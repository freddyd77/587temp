==> flow/design.v <==
module fetchStage2(clk, reset, rddata, rddataPosition, addr, next_stage_rdy, nz, nzposition, valid, 
					next_stage_rdy2, layer_done);
    input						clk, reset, next_stage_rdy, next_stage_rdy2;
    input [31:0]				rddata, rddataPosition;
    output logic [31:0]			nz, nzposition;
    output logic [15:0]			addr;
    output logic				valid, layer_done;
    logic [31:0]				prev_addr;
	integer i;
    always_ff @(posedge clk) begin
		if(reset) begin
			addr<=0;
			prev_addr<=0;
			layer_done<=0;
		end else begin
			if(!layer_done) begin
				if(next_stage_rdy & next_stage_rdy2) begin
					nz<=rddata;
					nzposition<=rddataPosition;
					addr<=addr+4;
					prev_addr<=addr;
					valid<=1;
					if(rddataPosition==32'hFFFFFFFF) begin 
						layer_done<=1;
					end
				end else begin
					valid<=0;
				end
			end
		end
	end
endmodule
Reports on fetchStage2:

Tool output for the design above, in the order of the flow.
Line numbers count from 1 in the design file above.
Operators: Yosys type, input widths -> output width; for muxes data width and select width s.
Library cell names are shortened.
Not given: n/a

* top module: fetchStage2
* clock port: clk
* library: sky130hd
* corner: tt_025C_1v80

After elaboration:

Yosys after proc, flatten, opt, wreduce and memory -nomap, before mapping. Enables and synchronous resets that opt folds into registers are not counted as muxes. Memory bits, and registers merged into a memory's read port (data or address), are not among the register bits. Print and check cells are not counted. Equal cells are merged and count once.

* register bits: 82

* reductions and logical operators: 3
* $add $sub $neg: 1
* equal/unequal tests: 1
* multiplexer cells: 4
* bitwise gates (word level): 3

Operators with widths (count)
* $eq 32x32->1 const B: 1
* $add 16x3->16 const B: 1
* $reduce_and 2->1: 2
* $mux 1: 4
* $reduce_and 3->1: 1
* $not 1->1: 2
* $and 1x1->1: 1

Depth:

Depth = most cells in a row (Yosys ltp): at word level without a register or memory, in the mapped netlist without a sequential cell, where the memories' decode and read muxes count.

* depth in word-level cells: 4
* ABC_AREA: 0
* gate-level depth with buffers: 6
* depth with buffers taken out: 5

After synthesis:

The flow's flattened synthesis, as Yosys stat reports it; memories are mapped. The netlist is that of the ABC_AREA named above (0 if unset); the other value can give another one.
Totals and module areas in this step are rounded.

* mapped area: 2800 um^2
* mapped flip-flops: 80
* standard cells after synthesis: 158

Cell types
* edfxtp_1: count 65, area in all 1.95E+03 um^2
* dfxtp_1: count 15, area in all 300.288 um^2
* nor2_1: count 14, area in all 52.55 um^2
* nand4_1: count 8, area in all 50.048 um^2
* nand3_1: count 8, area in all 40.038 um^2
* xnor2_1: count 4, area in all 35.034 um^2
* xor2_1: count 4, area in all 35.034 um^2
* mux2_2: count 2, area in all 22.522 um^2
* nand4_4: count 1, area in all 21.27 um^2
* nor4_4: count 1, area in all 21.27 um^2
* nand3b_4: count 1, area in all 20.019 um^2
* o21ai_0: count 4, area in all 20.019 um^2
* or3_1: count 3, area in all 18.768 um^2
* nand3_4: count 1, area in all 17.517 um^2
* a21oi_1: count 3, area in all 15.014 um^2
* buf_4: count 2, area in all 15.014 um^2
* nor3_1: count 3, area in all 15.014 um^2
* and3_1: count 2, area in all 12.512 um^2

Other cell types: 14; their cells: 17.

Timing after synthesis:

OpenSTA on the mapped netlist: ideal clock, no wires. The path of least setup slack (recovery checks aside). Input and output delay are each 20% of the period. Register names are those of the netlist, which keeps one name where synthesis merged equal registers.

* path type: in2reg
* from: input port reset
* to: register nz[0]
* arrival time: 4.015 ns
* stages on the path: 3
* path buffers: 2
* external input delay: 0.912 ns
* clock period: 4.56 ns
* delay of the path: 3.589 ns
* setup time: 0.486 ns
* slack: 0.059 ns
* synthesis period reached: 4.501 ns

"delay of the path" is the arrival time less input delay plus setup time.
"stages on the path" counts driving pins, that of a launching flip-flop among them; a cell with two outputs on the path counts twice.
"synthesis period reached" is the clock period less the worst setup slack; recovery checks do not enter. This is arithmetic on one report: input and output delays are still those of the set period (20% each).
Between the ends stands the longest chain of elaborated cells between them, by number of cells; it is not shown to be the way that was timed. Of several equally long chains one is given.
Each line given opens the expression or statement behind the cell; cells for indexed reads and writes are added by Yosys, which also makes memories of some case tables.

* cell sequence: clkbuf_1 -> buf_1 -> nor2_1
* length of the longest elaborated chain: 2
* elaborated cells between the ends (all ways): 2
* those cells by class: logic (1); reduce/logical (1)

RTL lines, path post-synthesis
* start: declaration: line 3 `input clk, reset, next_stage_rdy, next_stage_rdy2;`
* $not 1->1
* $reduce_and 3->1
* end: assignment: line 18 `nz<=rddata;`
* end: declaration: line 5 `output logic [31:0] nz, nzposition;`

Subject: flow runs of fetchStage2

Hi,

Settings of 2 stored flow runs for module fetchStage2 (sky130hd), not sorted in any way. The constraints put input and output delay at 20% of the set period each and load the outputs with 0.01 pF.

### Flow run A

==> flow/run.sh <==
#!/bin/bash
# the make line also repeats the synthesis and layout settings of config.mk as NAME=value (left out here)
make -C /OpenROAD-flow-scripts/flow DESIGN_CONFIG=/design/flow/config.mk WORK_HOME=/design/flow/orfs CLKGATE_MAP_FILE= finish
==> flow/config.mk <==
export PLATFORM = sky130hd
export DESIGN_NAME = fetchStage2
export DESIGN_NICKNAME = fetchStage2
export VERILOG_FILES = /design/flow/design.v
export SDC_FILE = /design/flow/constraint.sdc
export NUM_CORES = 4
export LEC_CHECK = 0
export CAP_MARGIN = 20
export CELL_PAD_IN_SITES_DETAIL_PLACEMENT = 2
export CORE_ASPECT_RATIO = 1.05
export CORE_MARGIN = 2
export CORE_UTILIZATION = 48
export PLACE_DENSITY_LB_ADDON = 0.29
export SLEW_MARGIN = 20
==> flow/constraint.sdc <==
create_clock -name core_clock -period 5.17 [get_ports {clk}]
set_input_delay 1.0340 -clock core_clock [delete_from_list [all_inputs] [get_ports {clk}]]
set_output_delay 1.0340 -clock core_clock [all_outputs]
set_load 0.01 [all_outputs]

Outcome of flow run A: no results, placement failed with DPL-0033

### Flow run B

==> flow/run.sh <==
#!/bin/bash
# the make line also repeats the synthesis and layout settings of config.mk as NAME=value (left out here)
make -C /OpenROAD-flow-scripts/flow DESIGN_CONFIG=/design/flow/config.mk WORK_HOME=/design/flow/orfs CLKGATE_MAP_FILE= finish
==> flow/config.mk <==
export PLATFORM = sky130hd
export DESIGN_NAME = fetchStage2
export DESIGN_NICKNAME = fetchStage2
export VERILOG_FILES = /design/flow/design.v
export SDC_FILE = /design/flow/constraint.sdc
export NUM_CORES = 4
export LEC_CHECK = 0
export CAP_MARGIN = 20
export CELL_PAD_IN_SITES_DETAIL_PLACEMENT = 2
export CORE_MARGIN = 2
export CORE_UTILIZATION = 43
export CTS_CLUSTER_SIZE = 98
export GPL_ROUTABILITY_DRIVEN = 0
export MIN_ROUTING_LAYER = met2
export PLACE_DENSITY = 0.36
export SETUP_SLACK_MARGIN = -0.66
export SLEW_MARGIN = 20
==> flow/constraint.sdc <==
create_clock -name core_clock -period 7.8 [get_ports {clk}]
set_input_delay 1.5600 -clock core_clock [delete_from_list [all_inputs] [get_ports {clk}]]
set_output_delay 1.5600 -clock core_clock [all_outputs]
set_load 0.01 [all_outputs]

Outcome of flow run B: no results, placement failed with DPL-0033

Regards
